==> flow/design.v <==
`timescale 1ns / 1ps
module SHA_CORE ( clk, en, Hinit, Hena, ABCena, MSGin, Wena, MSGsel, t, Hout );
  input          clk;
  input          en;
  input          Hinit;    
  input          Hena;     
  input          ABCena;   
  input   [31:0] MSGin;
  input          Wena;
  input          MSGsel;
  input    [5:0] t;        
  output [255:0] Hout;
  wire    [31:0] sigma0;   
  wire    [31:0] sigma1;   
  wire    [31:0] MJ, CHF;
  wire    [31:0] Kt;
  reg     [31:0] H0, H1, H2, H3, H4, H5, H6, H7;
  reg     [31:0] a, b, c, d, e, f, g, h;
  wire    [31:0] ain, ein;
  reg     [31:0] w[15:0];
  wire    [31:0] del0;     
  wire    [31:0] del1;     
  wire    [31:0] wt;
  wire    [31:0] Wout;
  integer i;
  function [31:0] Kj;
  input     [5:0] t;
    case ( t )
      0  : Kj = 32'h428a2f98;
      1  : Kj = 32'h71374491;
      2  : Kj = 32'hb5c0fbcf;
      3  : Kj = 32'he9b5dba5;
      4  : Kj = 32'h3956c25b;
      5  : Kj = 32'h59f111f1;
      6  : Kj = 32'h923f82a4;
      7  : Kj = 32'hab1c5ed5;
      8  : Kj = 32'hd807aa98;
      9  : Kj = 32'h12835b01;
      10 : Kj = 32'h243185be;
      11 : Kj = 32'h550c7dc3;
      12 : Kj = 32'h72be5d74;
      13 : Kj = 32'h80deb1fe;
      14 : Kj = 32'h9bdc06a7;
      15 : Kj = 32'hc19bf174;
      16 : Kj = 32'he49b69c1;
      17 : Kj = 32'hefbe4786;
      18 : Kj = 32'h0fc19dc6;
      19 : Kj = 32'h240ca1cc;
      20 : Kj = 32'h2de92c6f;
      21 : Kj = 32'h4a7484aa;
      22 : Kj = 32'h5cb0a9dc;
      23 : Kj = 32'h76f988da;
      24 : Kj = 32'h983e5152;
      25 : Kj = 32'ha831c66d;
      26 : Kj = 32'hb00327c8;
      27 : Kj = 32'hbf597fc7;
      28 : Kj = 32'hc6e00bf3;
      29 : Kj = 32'hd5a79147;
      30 : Kj = 32'h06ca6351;
      31 : Kj = 32'h14292967;
      32 : Kj = 32'h27b70a85;
      33 : Kj = 32'h2e1b2138;
      34 : Kj = 32'h4d2c6dfc;
      35 : Kj = 32'h53380d13;
      36 : Kj = 32'h650a7354;
      37 : Kj = 32'h766a0abb;
      38 : Kj = 32'h81c2c92e;
      39 : Kj = 32'h92722c85;
      40 : Kj = 32'ha2bfe8a1;
      41 : Kj = 32'ha81a664b;
      42 : Kj = 32'hc24b8b70;
      43 : Kj = 32'hc76c51a3;
      44 : Kj = 32'hd192e819;
      45 : Kj = 32'hd6990624;
      46 : Kj = 32'hf40e3585;
      47 : Kj = 32'h106aa070;
      48 : Kj = 32'h19a4c116;
      49 : Kj = 32'h1e376c08;
      50 : Kj = 32'h2748774c;
      51 : Kj = 32'h34b0bcb5;
      52 : Kj = 32'h391c0cb3;
      53 : Kj = 32'h4ed8aa4a;
      54 : Kj = 32'h5b9cca4f;
      55 : Kj = 32'h682e6ff3;
      56 : Kj = 32'h748f82ee;
      57 : Kj = 32'h78a5636f;
      58 : Kj = 32'h84c87814;
      59 : Kj = 32'h8cc70208;
      60 : Kj = 32'h90befffa;
      61 : Kj = 32'ha4506ceb;
      62 : Kj = 32'hbef9a3f7;
      63 : Kj = 32'hc67178f2;
    endcase
  endfunction
  assign sigma0 = { a[1:0], a[31:2] } ^ { a[12:0], a[31:13] } ^ { a[21:0], a[31:22] };
  assign sigma1 = { e[5:0], e[31:6] } ^ { e[10:0], e[31:11] } ^ { e[24:0], e[31:25] };
  assign MJ  = ( a & b ) | ( a & c ) | ( b & c );  
  assign CHF = ( e & f ) | ( ~e & g );             
  assign Kt  = Kj( t );  
  assign ain = h + CHF + sigma1 + Kt + Wout + MJ + sigma0;
  assign ein = h + CHF + sigma1 + Kt + Wout + d;
  assign Hout = { H0, H1, H2, H3, H4, H5, H6, H7 };
  always @( posedge clk ) begin
    if ( en == 1 ) begin
      if ( Hinit == 1'b1 ) begin
        a <= 32'h6a09e667;
        b <= 32'hbb67ae85;
        c <= 32'h3c6ef372;
        d <= 32'ha54ff53a;
        e <= 32'h510e527f;
        f <= 32'h9b05688c;
        g <= 32'h1f83d9ab;
        h <= 32'h5be0cd19;
        H0 <= 32'h6a09e667;
        H1 <= 32'hbb67ae85;
        H2 <= 32'h3c6ef372;
        H3 <= 32'ha54ff53a;
        H4 <= 32'h510e527f;
        H5 <= 32'h9b05688c;
        H6 <= 32'h1f83d9ab;
        H7 <= 32'h5be0cd19;
      end
      else if ( Hena == 1'b1 ) begin
        a <= h + H7;
        b <= a;
        c <= b;
        d <= c;
        e <= d;
        f <= e;
        g <= f;
        h <= g;
        H0 <= h + H7;
        H1 <= H0;
        H2 <= H1;
        H3 <= H2;
        H4 <= H3;
        H5 <= H4;
        H6 <= H5;
        H7 <= H6;
      end
      else if ( ABCena == 1'b1 ) begin
        a <= ain;
        b <= a;
        c <= b;
        d <= c;
        e <= ein;
        f <= e;
        g <= f;
        h <= g;
        H0 <= H0;
        H1 <= H1;
        H2 <= H2;
        H3 <= H3;
        H4 <= H4;
        H5 <= H5;
        H6 <= H6;
        H7 <= H7;
      end
    end
  end
  assign del0 = { w[1][6:0], w[1][31:7] } ^ { w[1][17:0], w[1][31:18] } ^ { 3'b000, w[1][31:3] };
  assign del1 = { w[14][16:0], w[14][31:17] } ^ { w[14][18:0], w[14][31:19] } ^ { 10'b0000000000, w[14][31:10] };
  assign wt   = del0 + w[0][31:0] + del1 + w[9][31:0];
  always @( posedge clk ) begin
    if (( en & Wena ) == 1 ) begin
      w[15] <= ( MSGsel == 1'b0 )? MSGin : wt;
      for ( i=0; i<15; i=i+1 ) w[i] <= w[i+1];
    end
  end
  assign Wout = w[15];
endmodule
module SHA256( RSTn, CLK, EN, INIT, MSGin, Mrdy, Hout, Hvld, LED_out, Busy );
  input              RSTn;   
  input              CLK;    
  input              EN;     
  input              INIT;   
  input       [31:0] MSGin;  
  input              Mrdy;   
  output     [255:0] Hout;   
  output reg         Hvld;   
  output reg         LED_out;
  output reg         Busy;   
  parameter [2:0] SHA_WAIT = 0, SHA_INIT = 1, MSG_WAIT = 2, MSG_IN = 3, SHA_GEN = 4, HADD_ST = 5;
  reg          [2:0] sha_state;    
  reg          [3:0] mcnt;         
  reg          [5:0] t;            
  reg                Hinit, Hena, ABCena;
  wire               Wena;         
  reg                MSGsel;
  function [31:0] MSG_in;
  input     [5:0] mcnt;
    case ( mcnt )
      0  : MSG_in = 32'h61626380;
      1  : MSG_in = 32'h00000000;
      2  : MSG_in = 32'h00000000;
      3  : MSG_in = 32'h00000000;
      4  : MSG_in = 32'h00000000;
      5  : MSG_in = 32'h00000000;
      6  : MSG_in = 32'h00000000;
      7  : MSG_in = 32'h00000000;
      8  : MSG_in = 32'h00000000;
      9  : MSG_in = 32'h00000000;
      10 : MSG_in = 32'h00000000;
      11 : MSG_in = 32'h00000000;
      12 : MSG_in = 32'h00000000;
      13 : MSG_in = 32'h00000000;
      14 : MSG_in = 32'h00000000;
      15 : MSG_in = 32'h00000018;
		default : MSG_in = 32'h00000000;
    endcase
  endfunction
  SHA_CORE G0( .clk( CLK ), .en( EN ), .Hinit( Hinit ), .Hena( Hena ), .ABCena( ABCena ),
               .MSGin( MSG_in(mcnt) ), .Wena( Wena ), .MSGsel( MSGsel ), .t( t ), .Hout( Hout )
             );
  assign Wena = (( sha_state == MSG_WAIT ) && ( Mrdy == 1 ))? 1 : 0
              ||(( sha_state == MSG_IN   ) && ( Mrdy == 1 ))? 1 : 0
              || ( sha_state == SHA_GEN )? 1 : 0;
  always @( posedge CLK or negedge RSTn ) begin
    if ( RSTn == 1'b0 ) begin
      Hinit   <= 1'b0;
      Hena    <= 1'b0;
      ABCena  <= 1'b0;
      MSGsel  <= 1'b0;
      Hvld    <= 1'b0;
      Busy    <= 1'b0;
      mcnt    <= 4'h0;
      t       <= 6'h00;
      sha_state <= SHA_WAIT;
	   LED_out <= 1'b0;
    end
    else if ( EN == 1'b1 ) begin
      case ( sha_state )
        SHA_WAIT: begin
                    Hinit     <= 1'b1;
                    Hena      <= 1'b0;
                    ABCena    <= 1'b0;
                    sha_state <= SHA_INIT;
                  end
        SHA_INIT: begin      
                    Hinit     <= 1'b0;
                    Hena      <= 1'b0;
                    ABCena    <= 1'b0;
                    MSGsel    <= 1'b0;
                    mcnt      <= 4'h0;
                    t         <= 6'h00;
                    sha_state <= MSG_WAIT;
                  end
        MSG_WAIT: begin        
		              if ( INIT == 1'b1 ) sha_state <= SHA_WAIT;
                    else if ( Mrdy == 1'b1 ) begin
                      ABCena    <= 1'b1;
                      mcnt      <= mcnt + 1;
                      sha_state <= MSG_IN;
                    end
                    else sha_state <= MSG_WAIT;
                  end
        MSG_IN  : begin        
                    if ( Mrdy == 1'b1 ) begin
                      if ( mcnt == 15 ) begin
                        MSGsel    <= 1'b1;
                        Busy      <= 1'b1;
                        sha_state <= SHA_GEN;
                      end
                      ABCena <= 1'b1;
                      mcnt   <= mcnt + 1;
                      t      <= t + 1;
                    end
                    else ABCena <= 1'b0;
                    Hinit  <= 1'b0;
                    Hena   <= 1'b0;
                    Hvld   <= 1'b0;
                  end
        SHA_GEN : begin
                    if ( t == 6'd63 ) begin
                      Hinit     <= 1'b0;
                      Hena      <= 1'b1;
                      ABCena    <= 1'b1;
                      mcnt      <= 4'h0;
                      t         <= 6'h00;
                      sha_state <= HADD_ST;
							 if(Hout == 512'hba7816bf8f01cfea414140de5dae2223b00361a396177a9cb410ff61f20015ad)begin
								 LED_out <= 1'b1;
							 end
                    end
                    else begin
                      mcnt <= 0;
                      t  <= t + 1;
                      sha_state <= SHA_GEN;
                    end
                  end
        HADD_ST : begin
                    if ( mcnt == 4'h7 ) begin
                      Hinit     <= 1'b0;
                      Hena      <= 1'b0;
                      Hvld      <= 1'b1;
                      Busy      <= 1'b0;
                      ABCena    <= 1'b0;
                      MSGsel    <= 1'b0;
                      t         <= 6'h00;
                      sha_state <= MSG_WAIT;
                    end
                    else begin
                      mcnt <= mcnt + 1;
                      sha_state <= HADD_ST;
                    end
                  end
      endcase
    end
  end
endmodule
# From RTL to reports: SHA256
# Tool output for the design above, in the order of the flow.
# Lines are those of the file above, counted from 1.
# Operators: Yosys type, input widths -> output width; for muxes data width and select width s.
# Cell names lack the library's common part.
# Not given: --
[inputs] design="SHA256" clock="CLK" library="sky130hd" corner="tt_025C_1v80"

# Word-level counts
# Counts by Yosys on the flattened word-level netlist (proc, flatten, opt, wreduce). Print and check cells are left out.
# Memory sizes are those after Yosys's memory passes, which may raise the word count (mostly to a power of two), join words into wider ones and drop unused or constant bits.
[bits] regBits=1044 mem_bits_ro=2256 memories=2 input_bits=37 output_inout_bits=259 elab_cells=181
[memory_table] memory="(no name shown)" words=64 width=32 read_ports=1 write_ports=0 line_no=28 text="case ( t )"
[memory_table] memory="(no name shown)" words=16 width=13 read_ports=1 write_ports=0 line_no=192 text="case ( mcnt )"
[classes] add_sub_neg=13 equal=17 muxes=58 logic=18 reduce_and_logical=31
[ops] cell="$mux 32" count=25
[ops] cell="$add 32x32->32" count=11
[ops] cell="$eq 256x256->1 const B" count=1
[ops] cell="$xor 32x32->32" count=6
[ops] cell="$and 32x32->32" count=5
[ops] cell="$or 32x32->32" count=3
[ops] cell="$logic_or 32x1->1 const A" count=2
[ops] cell="$eq 32x1->1 const B" count=1
[ops] cell="$xor 32x22->32" count=1
[ops] cell="$xor 32x29->32" count=1
[ops] cell="$not 32->32" count=1
[ops] cell="$reduce_and 4->1" count=6
[ops] cell="$pmux 6 s4" count=1
[ops] cell="$pmux 3 s6" count=1
[ops] cell="$mux 6" count=3
[ops] cell="$pmux 4 s4" count=1
[ops] cell="$ne 2x2->1 const B" count=7
[ops] cell="$mux 1" count=14
[ops] cell="$reduce_bool 4->1" count=3
[ops] cell="$mux 4" count=3
[ops] cell="$reduce_and 5->1" count=2
[ops] cell="$reduce_bool 3->1" count=3
[ops] cell="$mux 3" count=3
[ops] cell="$reduce_or 2->1" count=3
[ops] cell="$eq 3x2->1 const B" count=2
[ops] cell="$eq 3x3->1 const B" count=2
[ops] cell="$add 6x1->6 const B" count=1
[ops] cell="$eq 6x6->1 const B" count=1
# Other operator kinds: 19; their cells: 24.

# Longest topological paths
# Yosys ltp: most cells in a row. Word level: on the elaborated netlist, between registers, memories and ports. Mapped: between sequential cells and ports; inverters and the memories' decode and read muxes count.
[depth] depth_word=11 abc_area=0 depth_mapped=41 ltp_nobuf=39

# Mapped cells and area
# Source: synth_stat.txt of the flow (Yosys; design flattened, memories mapped). It holds for the ABC_AREA given above (unset counts as 0); a run with the other value may have another netlist.
# The area totals of this step are shown rounded.
[by_type] cell_type="edfxtp_1" count=1024 area_total_um2=3.07E+04
[by_type] cell_type="fa_1" count=188 area_total_um2=3763.61
[by_type] cell_type="xnor2_1" count=261 area_total_um2=2.29E+03
[by_type] cell_type="ha_1" count=180 area_total_um2=2252.16
[by_type] cell_type="or2_2" count=237 area_total_um2=1.48E+03
[by_type] cell_type="inv_1" count=390 area_total_um2=1.46E+03
[by_type] cell_type="nor2b_1" count=212 area_total_um2=1.33E+03
[by_type] cell_type="xor2_1" count=130 area_total_um2=1.14E+03
[by_type] cell_type="a21oi_1" count=202 area_total_um2=1010.97
[by_type] cell_type="o21ai_0" count=198 area_total_um2=990.95
[by_type] cell_type="a21o_1" count=105 area_total_um2=788.256
[by_type] cell_type="nand2_1" count=204 area_total_um2=765.734
[by_type] cell_type="clkbuf_1" count=168 area_total_um2=630.605
[by_type] cell_type="nor2_1" count=153 area_total_um2=574.301
[by_type] cell_type="dfrtp_1" count=22 area_total_um2=550.528
[by_type] cell_type="mux2_2" count=28 area_total_um2=315.302
[by_type] cell_type="nand3_1" count=60 area_total_um2=300.288
[by_type] cell_type="o211ai_1" count=35 area_total_um2=262.752
# Not listed: further types 74, cells in them 526.
[mapped] cell_count=4323 mapped_area_mm2=0.0548 seq_area_mm2=0.0313 ffs=1047 buffers=184
# The figures by module come from a second, unflattened synthesis with its own total; it is not the netlist above.
[hier_totals] cells_unflattened=4117 area_unflattened_mm2=0.054
# Each row is one instance without its submodules.
[modules] module="SHA_CORE" instances=1 n_cells=3889 area_mm2=0.0521 seq_area_mm2=0.0307
[modules] module="SHA256" instances=1 n_cells=228 area_mm2=0.00191 seq_area_mm2=0.000577

# Timing after synthesis
# Source: OpenSTA report_checks on the synthesized netlist (no wires, ideal clock, input and output delay 20% of the period each), path of least setup slack; recovery checks are left aside. Register names are those of the netlist, which keeps one name where synthesis merged equal registers.
[synth_path] path_kind="input port to flip-flop" from="input EN" to="register G0.w[0][0]" period_ns=16.0 input_delay_ns=3.200 setup_time_ns=0.926 launch_ns=3.200 t_arrival_ns=15.047 t_required_ns=15.074 path_slack_ns=0.026 delay_ns=12.773 path_stages=3 path_buffers=2 period_less_setup_slack_ns=15.974
# "delay_ns" is the arrival time less input delay plus setup time.
# "path_stages" counts driving pins, that of a launching flip-flop among them; a cell with two outputs on the path counts twice.
# "period_less_setup_slack_ns" is the clock period less the worst setup slack; recovery checks do not enter. This is arithmetic on one report: input and output delays are still those of the set period (20% each).
# Between the ends stands the longest chain of elaborated cells between them, by number of cells; it is not shown to be the way that was timed. Of several equally long chains one is given.
# A line is the first line of the expression or statement that the cell stems from. Yosys adds cells for indexed reads and writes and turns some case tables into memories.
[synth_between] cell_sequence="clkbuf_1 -> clkbuf_1 -> o21a_1" elab_chain_cells=2 cone_cells=2 lines_between=1 classes_between="1 x eq/ne; 1 x logic"
[synth_rtl] item="start: declaration" line_no=175 text="input              EN;"
[synth_rtl] item="$and 1x1->1" line_no=165 text="if (( en & Wena ) == 1 ) begin"
[synth_rtl] item="$eq 32x1->1" line_no=165
[synth_rtl] item="end: assignment" line_no=167 text="for ( i=0; i<15; i=i+1 ) w[i] <= w[i+1];"
[synth_rtl] item="end: declaration" line_no=20 text="reg     [31:0] w[15:0];"

# Worst path after layout
# Path of least setup slack in the final report of flow run A (OpenROAD, finished layout, wires in). Where an end is a register, its clock arrival counts in the times.
[layout_path] path_kind="flip-flop to flip-flop" from="register t[3]" to="register G0.a[31]" period_ns=11.6 setup_time_ns=0.28 launch_ns=0.68 t_arrival_ns=10.39 t_required_ns=12.00 path_slack_ns=1.61 path_stages=40 path_buffers=3
# Between the ends stands the longest chain of elaborated cells between them, by number of cells; it is not shown to be the way that was timed. Of several equally long chains one is given.
# A memory read counts as a cell of the chain, while the word-level depth stops at memories.
# At most two assigning lines are given for a register; there are more.
[layout_between] cell_sequence="dfrtp_2 -> buf_4 -> buf_4 -> nand2_1 -> nor3b_1 -> a311oi_1 -> a21oi_1 -> o21ai_0 -> buf_4 -> fa_1 -> inv_1 -> fa_1 -> inv_1 -> fa_1 -> ha_1 -> inv_1 -> fa_1 -> nor2b_1 -> [... 4 more ...] -> nor2b_1 -> o21ai_0 -> nand2b_1 -> xor2_1 -> inv_1 -> fa_1 -> inv_1 -> ha_1 -> and4_1 -> o211ai_1 -> a31oi_1 -> and4bb_2 -> o311ai_2 -> a31oi_1 -> a31oi_1 -> a31oi_1 -> xnor2_1 -> a21oi_1" elab_chain_cells=7 cone_cells=7 classes_between="4 x add/sub; 2 x mux; 1 x memory"
[layout_rtl] item="start: declaration" line_no=186 text="reg          [5:0] t;"
[layout_rtl] item="start: assignment" line_no=266 text="t      <= t + 1;"
[layout_rtl] item="start: assignment" line_no=287 text="t  <= t + 1;"
[layout_rtl] item="$mem_v2 64x32" line_no=28 text="case ( t )"
[layout_rtl] item="$add 32x32->32 x4" line_no=100 text="assign ain = h + CHF + sigma1 + Kt + Wout + MJ + sigma0;"
[layout_rtl] item="$mux 32" line_no=141 text="else if ( ABCena == 1'b1 ) begin"
[layout_rtl] item="$mux 32" line_no=123 text="else if ( Hena == 1'b1 ) begin"
[layout_rtl] item="end: assignment" line_no=124 text="a <= h + H7;"
[layout_rtl] item="end: assignment" line_no=142 text="a <= ain;"
[layout_rtl] item="end: declaration" line_no=18 text="reg     [31:0] a, b, c, d, e, f, g, h;"

Add stored flow runs of SHA256

Stored flow runs of SHA256 (2 of them; Yosys, OpenROAD, sky130hd). They differ in their settings and are not a sequence. Constraints: input delay and output delay 20% of the set period each, output load 0.01 pF.
"achieved_clock_period_ns" means the clock period less the worst setup slack. The figure is calculated, with input and output delays left at 20% of the set period.
By "worstPathTime_ns" is meant the share of the clock period that the worst setup path is allowed (20% is reserved at inputs, 20% at outputs), minus its slack. Clock arrival times at its registers enter into it.
Values from the reports are rounded here.

[flow] flow run A: files
==> flow/run.sh <==
#!/bin/bash
# the make line also repeats the synthesis and layout settings of config.mk as NAME=value (left out here)
make -C /OpenROAD-flow-scripts/flow DESIGN_CONFIG=/design/flow/config.mk WORK_HOME=/design/flow/orfs CLKGATE_MAP_FILE= finish
==> flow/config.mk <==
export PLATFORM = sky130hd
export DESIGN_NAME = SHA256
export DESIGN_NICKNAME = SHA256
export VERILOG_FILES = /design/flow/design.v
export SDC_FILE = /design/flow/constraint.sdc
export NUM_CORES = 4
export LEC_CHECK = 0
export ABC_AREA = 0
export CAP_MARGIN = 20
export CELL_PAD_IN_SITES_GLOBAL_PLACEMENT = 1
export CORE_ASPECT_RATIO = 1.32
export CORE_MARGIN = 8
export CORE_UTILIZATION = 66
export MIN_ROUTING_LAYER = met1
export PLACE_DENSITY_LB_ADDON = 0.11
export SETUP_SLACK_MARGIN = 0.69
export SLEW_MARGIN = 20
==> flow/constraint.sdc <==
create_clock -name core_clock -period 11.6 [get_ports {CLK}]
set_input_delay 2.3200 -clock core_clock [delete_from_list [all_inputs] [get_ports {CLK}]]
set_output_delay 2.3200 -clock core_clock [all_outputs]
set_load 0.01 [all_outputs]

[flow] flow run A: metrics
[metrics] yosys_chip_area_mm2 = 0.0548
[metrics] final_die_area_mm2 = 0.0925
[metrics] post_route_stdcell_area_mm2 = 0.0618
[metrics] finish.utilization_frac = 0.751
[metrics] fin_ws_ns = 1.61
[metrics] timing.setup.tns_ns = 0.000
[metrics] timing.hold.ws_ns = 0.413
[metrics] achieved_clock_period_ns = 9.987
[metrics] worstPathTime_ns = 9.99
[metrics] worst_setup_path_type = flip-flop to flip-flop

[flow] flow run B: files
==> flow/run.sh <==
#!/bin/bash
# the make line also repeats the synthesis and layout settings of config.mk as NAME=value (left out here)
make -C /OpenROAD-flow-scripts/flow DESIGN_CONFIG=/design/flow/config.mk WORK_HOME=/design/flow/orfs CLKGATE_MAP_FILE= finish
==> flow/config.mk <==
export PLATFORM = sky130hd
export DESIGN_NAME = SHA256
export DESIGN_NICKNAME = SHA256
export VERILOG_FILES = /design/flow/design.v
export SDC_FILE = /design/flow/constraint.sdc
export NUM_CORES = 4
export LEC_CHECK = 0
export CAP_MARGIN = 20
export CORE_MARGIN = 2
export CORE_UTILIZATION = 54
export SLEW_MARGIN = 20
==> flow/constraint.sdc <==
create_clock -name core_clock -period 18.6 [get_ports {CLK}]
set_input_delay 3.7200 -clock core_clock [delete_from_list [all_inputs] [get_ports {CLK}]]
set_output_delay 3.7200 -clock core_clock [all_outputs]
set_load 0.01 [all_outputs]

[flow] flow run B: metrics
[metrics] yosys_chip_area_mm2 = 0.0548
[metrics] final_die_area_mm2 = 0.104
[metrics] post_route_stdcell_area_mm2 = 0.0623
[metrics] finish.utilization_frac = 0.622
[metrics] fin_ws_ns = 7.58
[metrics] timing.setup.tns_ns = 0.000
[metrics] timing.hold.ws_ns = 0.399
[metrics] achieved_clock_period_ns = 11.024
[metrics] worstPathTime_ns = 11.02
[metrics] worst_setup_path_type = flip-flop to flip-flop
