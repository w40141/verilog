==> flow/design.v <==
module Trivium_Comp (Kin, Din, Dout, Krdy, Drdy, EncDec, RSTn, EN, CLK, BSY, Kvld, Dvld);
input  [79:0] Kin;   
input  [79:0] Din;   
output [127:0]Dout; 
input  Krdy;         
input  Drdy;         
input  EncDec;       
input  RSTn;         
input  EN;           
input  CLK;          
output BSY;          
output Kvld;         
output Dvld;         
wire [15:0] len, max;
wire [79:0] li_iv, li_key;
reg [15:0] count;
reg [287:0] SET;
reg t1, t2, t3;
reg BSYrg, Kvldrg, Dvldrg;
reg [127:0]Doutrg;
reg [79:0] reKey;
assign len = 127;
assign max = 1152 + len;
assign li_key = {Kin[7:0], Kin[15:8], Kin[23:16], Kin[31:24], Kin[39:32], Kin[47:40], Kin[55:48], Kin[63:56], Kin[71:64], Kin[79:72]};
assign li_iv  = {Din[7:0], Din[15:8], Din[23:16], Din[31:24], Din[39:32], Din[47:40], Din[55:48], Din[63:56], Din[71:64], Din[79:72]};
assign BSY  = BSYrg;
assign Kvld = Kvldrg;
assign Dvld = Dvldrg;
assign Dout = Doutrg;
always @(posedge CLK) begin
    if(!RSTn) begin
        BSYrg  <= 0;
        Kvldrg <= 0;
        Dvldrg <= 0;
        count  <= 0;
        Doutrg <= 0;
        SET    <= 0;
    end else if(EN) begin
        if(Dvldrg) Dvldrg <= 0;
        if(Kvldrg) Kvldrg <= 0;
        if(!EncDec) begin
            if(!BSYrg) begin
                if(Krdy) begin
                    reKey = li_key;
                    Kvldrg = 1;
                end else if(Drdy) begin
                    BSYrg       <= 1;
                    SET = {3'b111, 112'b0, li_iv, 13'b0, reKey};
                end
            end else begin
                if(max < count) begin
                    SET    <= {3'b111, 205'b0, reKey};
                    Dvldrg <= 1;
                    BSYrg  <= 0;
                    count  <= 0;
                end else begin
                    t1 = SET[65]  ^ SET[92];
                    t2 = SET[161] ^ SET[176];
                    t3 = SET[242] ^ SET[287];
                    if(1152 <= count) Doutrg[max - count] <= t1 ^ t2 ^ t3;
                    t1 = t1 ^ (SET[90]  & SET[91] ) ^ SET[170];
                    t2 = t2 ^ (SET[174] & SET[175]) ^ SET[263];
                    t3 = t3 ^ (SET[285] & SET[286]) ^ SET[68];
                    SET   <= {SET[286:177], t2, SET[175:93], t1, SET[91:0], t3};
                    count <= count + 1;
                end
            end
        end
    end
end
endmodule
Tool chain data of Trivium_Comp
Tool output for the design above, in the order of the flow. Lines are those of the file above, counted from 1. The mark -- stands for no value.

Top module: Trivium_Comp. Clock: CLK. Cell library: sky130hd. Library corner: tt_025C_1v80.

Word level
Source: Yosys, flattened and elaborated, memories not mapped. Widths are those after wreduce. Registers that Yosys merges into a memory's read port (data or address) are not register bits. Print and check cells do not count. Equal cells are merged and count once.

The entry for memories kept reads 0. The entry for input port bits reads 166. Under clocked read ports x word width stands 0. The entry for latch bits reads 0. RAM bits: 0. The figure for bits in read-only memories is 0. The figure for register bits after elaboration is 515. The entry for output and inout port bits reads 131.

The figure for shift operators is 2. The figure for bitwise operators is 20. Multiply operators: 0. For magnitude comparators the number is 2. Multiplexer cells: 12. $add $sub $neg: 3. The figure for div/mod/pow operators is 0. Reduce/logical cells: 7. The figure for equality and inequality tests is 1.

Operators with widths (number): 2-to-1 mux 288 bit (4); variable shift 1 x 17 -> 128 bit (1); variable shift 1 x 17 -> 128 bit with constant A (1); bitwise AND 128 bit (1); OR 128 bit (1); inverter 128 bit (1); negation 16 -> 17 bit (1); subtractor 11 x 16 -> 16 bit with constant A (1); <= comparator 11 x 16 -> 1 bit with constant A (1); < comparator 11 x 16 -> 1 bit with constant A (1); adder 16 x 1 -> 16 bit with constant B (1); 2-to-1 mux 16 bit (1); bitwise XOR 1 bit (11); AND reduction 5 bit (2); AND reduction 4 bit (2); 2-to-1 mux 1 bit (7); bitwise AND 1 bit (3); inverter 1 bit (3); AND reduction 3 bit (1); != test 2 x 1 -> 1 bit with constant B (1); AND reduction 2 bit (1); nonzero test 2 bit (1).

Logic depth
Yosys ltp: most cells in a row. Word level: on the elaborated netlist, between registers, memories and ports. Mapped: between sequential cells and ports; inverters and the memories' decode and read muxes count.

For depth after elaboration the number is 6. Under ABC_AREA stands 0. The figure for mapped depth is 12.

Netlist
Yosys stat after the flow's synthesis: flattened, memories mapped to cells. It holds for the ABC_AREA given above (unset counts as 0); a run with the other value may have another netlist. The area totals of this step are shown rounded.

The figure for cell area after synthesis is 0.0207 mm2. Buffer cells: 231. Area of sequential cells: 0.0111 mm2. For mapped flip-flops the number is 515. The figure for standard cells after synthesis is 2177.

Cell types: sky130_fd_sc_hd__dfxtp_1 (number 435, total area 8.71E+03 um2); sky130_fd_sc_hd__edfxtp_1 (number 80, total area 2.4E+03 um2); sky130_fd_sc_hd__nor2_1 (number 346, total area 1.3E+03 um2); sky130_fd_sc_hd__a22oi_1 (number 127, total area 953.414 um2); sky130_fd_sc_hd__a222oi_1 (number 80, total area 800.768 um2); sky130_fd_sc_hd__clkbuf_1 (number 208, total area 780.749 um2); sky130_fd_sc_hd__nand3_1 (number 148, total area 740.71 um2); sky130_fd_sc_hd__a311oi_1 (number 79, total area 691.914 um2); sky130_fd_sc_hd__mux2i_1 (number 68, total area 680.653 um2); sky130_fd_sc_hd__nand2_1 (number 173, total area 649.373 um2); sky130_fd_sc_hd__nand4_1 (number 80, total area 500.48 um2); sky130_fd_sc_hd__o311a_1 (number 30, total area 300.288 um2); sky130_fd_sc_hd__a211oi_1 (number 30, total area 225.216 um2); sky130_fd_sc_hd__a31o_2 (number 23, total area 201.443 um2); sky130_fd_sc_hd__nor4_1 (number 29, total area 181.424 um2); sky130_fd_sc_hd__xnor2_1 (number 19, total area 166.41 um2); sky130_fd_sc_hd__inv_1 (number 40, total area 150.144 um2); sky130_fd_sc_hd__nor3_1 (number 28, total area 140.134 um2).

Not listed: further types 45, cells in them 154.

Path before layout
Path of least setup slack by OpenSTA after synthesis, without wires, with an ideal clock, recovery checks aside; 20% of the period is set as input and as output delay. Where synthesis merged equal registers, the netlist keeps one of their names.

Path kind: input to register. Start point: input port RSTn. End point: register reKey[0]. The entry for path delay reads 6.389 ns. Under arrival stands 7.420 ns. Under required time stands 7.631 ns. Under driving pins on the path stands 3. Input delay: 1.650 ns. The figure for buffers on the path is 1. Path slack: 0.210 ns. For period the number is 8.25 ns. The entry for synthesis period reached reads 8.04 ns.

"path delay" is the arrival time less input delay plus setup time. "driving pins on the path" counts driving pins, that of a launching flip-flop among them; a cell with two outputs on the path counts twice. "synthesis period reached" is the clock period less the worst setup slack; recovery checks do not enter. This is arithmetic on one report: input and output delays are still those of the set period (20% each). Between the ends stands the longest chain of elaborated cells between them, by number of cells; it is not shown to be the way that was timed. Of several equally long chains one is given. A line is the first line of the expression or statement that the cell stems from. Yosys adds cells for indexed reads and writes and turns some case tables into memories.

Path through: sky130_fd_sc_hd__clkbuf_1 > sky130_fd_sc_hd__nand2_1 > sky130_fd_sc_hd__nor3_1. Length of the longest elaborated chain: 1. For elaborated cells between the ends (all ways) the number is 1. Source lines of those cells: 0. Classes of those cells: reduce/logical (1).

Ends and longest elaborated chain, post-synthesis: start, declared (line 8) `input  RSTn;`; AND reduction 5 bit; end, assigned (line 44) `reKey = li_key;`; end, declared (line 21) `reg [79:0] reKey;`.

Timing after layout
From the final timing report of stored run 1: the path of least setup slack in the routed layout; clock arrival at registers is part of the times.

Path kind: input to register. Start point: input port EN. End point: register SET[119]. Path slack: 7.38 ns. The figure for buffers on the path is 3. For period the number is 13.2 ns. Under driving pins on the path stands 7. Under arrival stands 6.35 ns. Under required time stands 13.73 ns. Input delay: 2.64 ns.

Between the ends stands the longest chain of elaborated cells between them, by number of cells; it is not shown to be the way that was timed. Of several equally long chains one is given. A register here has more assigning lines than the two given.

Path through: sky130_fd_sc_hd__clkdlybuf4s50_1 > sky130_fd_sc_hd__nand3b_1 > sky130_fd_sc_hd__nor4_4 > sky130_fd_sc_hd__buf_4 > sky130_fd_sc_hd__buf_4 > sky130_fd_sc_hd__a222oi_1 > sky130_fd_sc_hd__nor2_1. Length of the longest elaborated chain: 1. For elaborated cells between the ends (all ways) the number is 1. Source lines of those cells: 0. Classes of those cells: reduce/logical (1).

Ends and longest elaborated chain, after layout: start, declared (line 9) `input  EN;`; AND reduction 4 bit; end, assigned (line 48) `SET = {3'b111, 112'b0, li_iv, 13'b0, reKey};`; end, assigned (line 52) `SET    <= {3'b111, 205'b0, reKey};`; end, declared (line 17) `reg [287:0] SET;`.

--- measured runs ---
Measured results for Trivium_Comp: 2 stored runs of the Yosys and OpenROAD flow on sky130hd. The settings differ; the order carries no meaning. The constraints put input and output delay at 20% of the set period each and load the outputs with 0.01 pF. By "achieved clock period" is meant the clock period of the run minus its worst setup slack. This is arithmetic on one report: input and output delays are still those of the set period (20% each). "worst setup path time" means the part of the period allowed to the worst setup path (the constraints hold back 20% at inputs and 20% at outputs) less its slack; where the path has registers, the arrival times of their clocks count too. "power" rests on the timing tool's default activity at the inputs, not on a simulated workload. The results are shown rounded.

Files of stored run 1:
==> flow/run.sh <==
#!/bin/bash
# the make line also repeats the synthesis and layout settings of config.mk as NAME=value (left out here)
make -C /OpenROAD-flow-scripts/flow DESIGN_CONFIG=/design/flow/config.mk WORK_HOME=/design/flow/orfs CLKGATE_MAP_FILE= finish
==> flow/config.mk <==
export PLATFORM = sky130hd
export DESIGN_NAME = Trivium_Comp
export DESIGN_NICKNAME = Trivium_Comp
export VERILOG_FILES = /design/flow/design.v
export SDC_FILE = /design/flow/constraint.sdc
export NUM_CORES = 4
export LEC_CHECK = 0
export CAP_MARGIN = 20
export CORE_MARGIN = 2
export CORE_UTILIZATION = 40
export SLEW_MARGIN = 20
==> flow/constraint.sdc <==
create_clock -name core_clock -period 13.2 [get_ports {CLK}]
set_input_delay 2.6400 -clock core_clock [delete_from_list [all_inputs] [get_ports {CLK}]]
set_output_delay 2.6400 -clock core_clock [all_outputs]
set_load 0.01 [all_outputs]

Results of stored run 1. The synthesized cell area reads 0.0207 mm2. For the area inside the die boundary the run shows 0.0537 mm2. For the standard-cell area after routing the run shows 0.0258 mm2. The utilization after layout stands at 50.3%. The smallest setup slack reads 7.38 ns. The total negative setup slack is 0.000 ns. The worst hold slack after layout is 0.457 ns. For the power the run shows 3.32 mW. For the achieved clock period the run shows 5.821 ns. The worst setup path time comes to 3.18 ns. Critical path kind: input to register.

Files of stored run 2:
==> flow/run.sh <==
#!/bin/bash
# the make line also repeats the synthesis and layout settings of config.mk as NAME=value (left out here)
make -C /OpenROAD-flow-scripts/flow DESIGN_CONFIG=/design/flow/config.mk WORK_HOME=/design/flow/orfs CLKGATE_MAP_FILE= finish
==> flow/config.mk <==
export PLATFORM = sky130hd
export DESIGN_NAME = Trivium_Comp
export DESIGN_NICKNAME = Trivium_Comp
export VERILOG_FILES = /design/flow/design.v
export SDC_FILE = /design/flow/constraint.sdc
export NUM_CORES = 4
export LEC_CHECK = 0
export CAP_MARGIN = 40
export CORE_MARGIN = 3
export CORE_UTILIZATION = 57
export MAX_ROUTING_LAYER = met5
export SETUP_SLACK_MARGIN = -0.46
export SLEW_MARGIN = 0
==> flow/constraint.sdc <==
create_clock -name core_clock -period 7.6 [get_ports {CLK}]
set_input_delay 1.5200 -clock core_clock [delete_from_list [all_inputs] [get_ports {CLK}]]
set_output_delay 1.5200 -clock core_clock [all_outputs]
set_load 0.01 [all_outputs]

Results of stored run 2. The synthesized cell area reads 0.0207 mm2. For the area inside the die boundary the run shows 0.0387 mm2. For the standard-cell area after routing the run shows 0.0255 mm2. The utilization after layout stands at 71.2%. The smallest setup slack reads 3.35 ns. The total negative setup slack is 0.000 ns. The worst hold slack after layout is 0.456 ns. For the power the run shows 5.54 mW. For the achieved clock period the run shows 4.246 ns. The worst setup path time comes to 4.25 ns. Critical path kind: register to register.
--- end ---
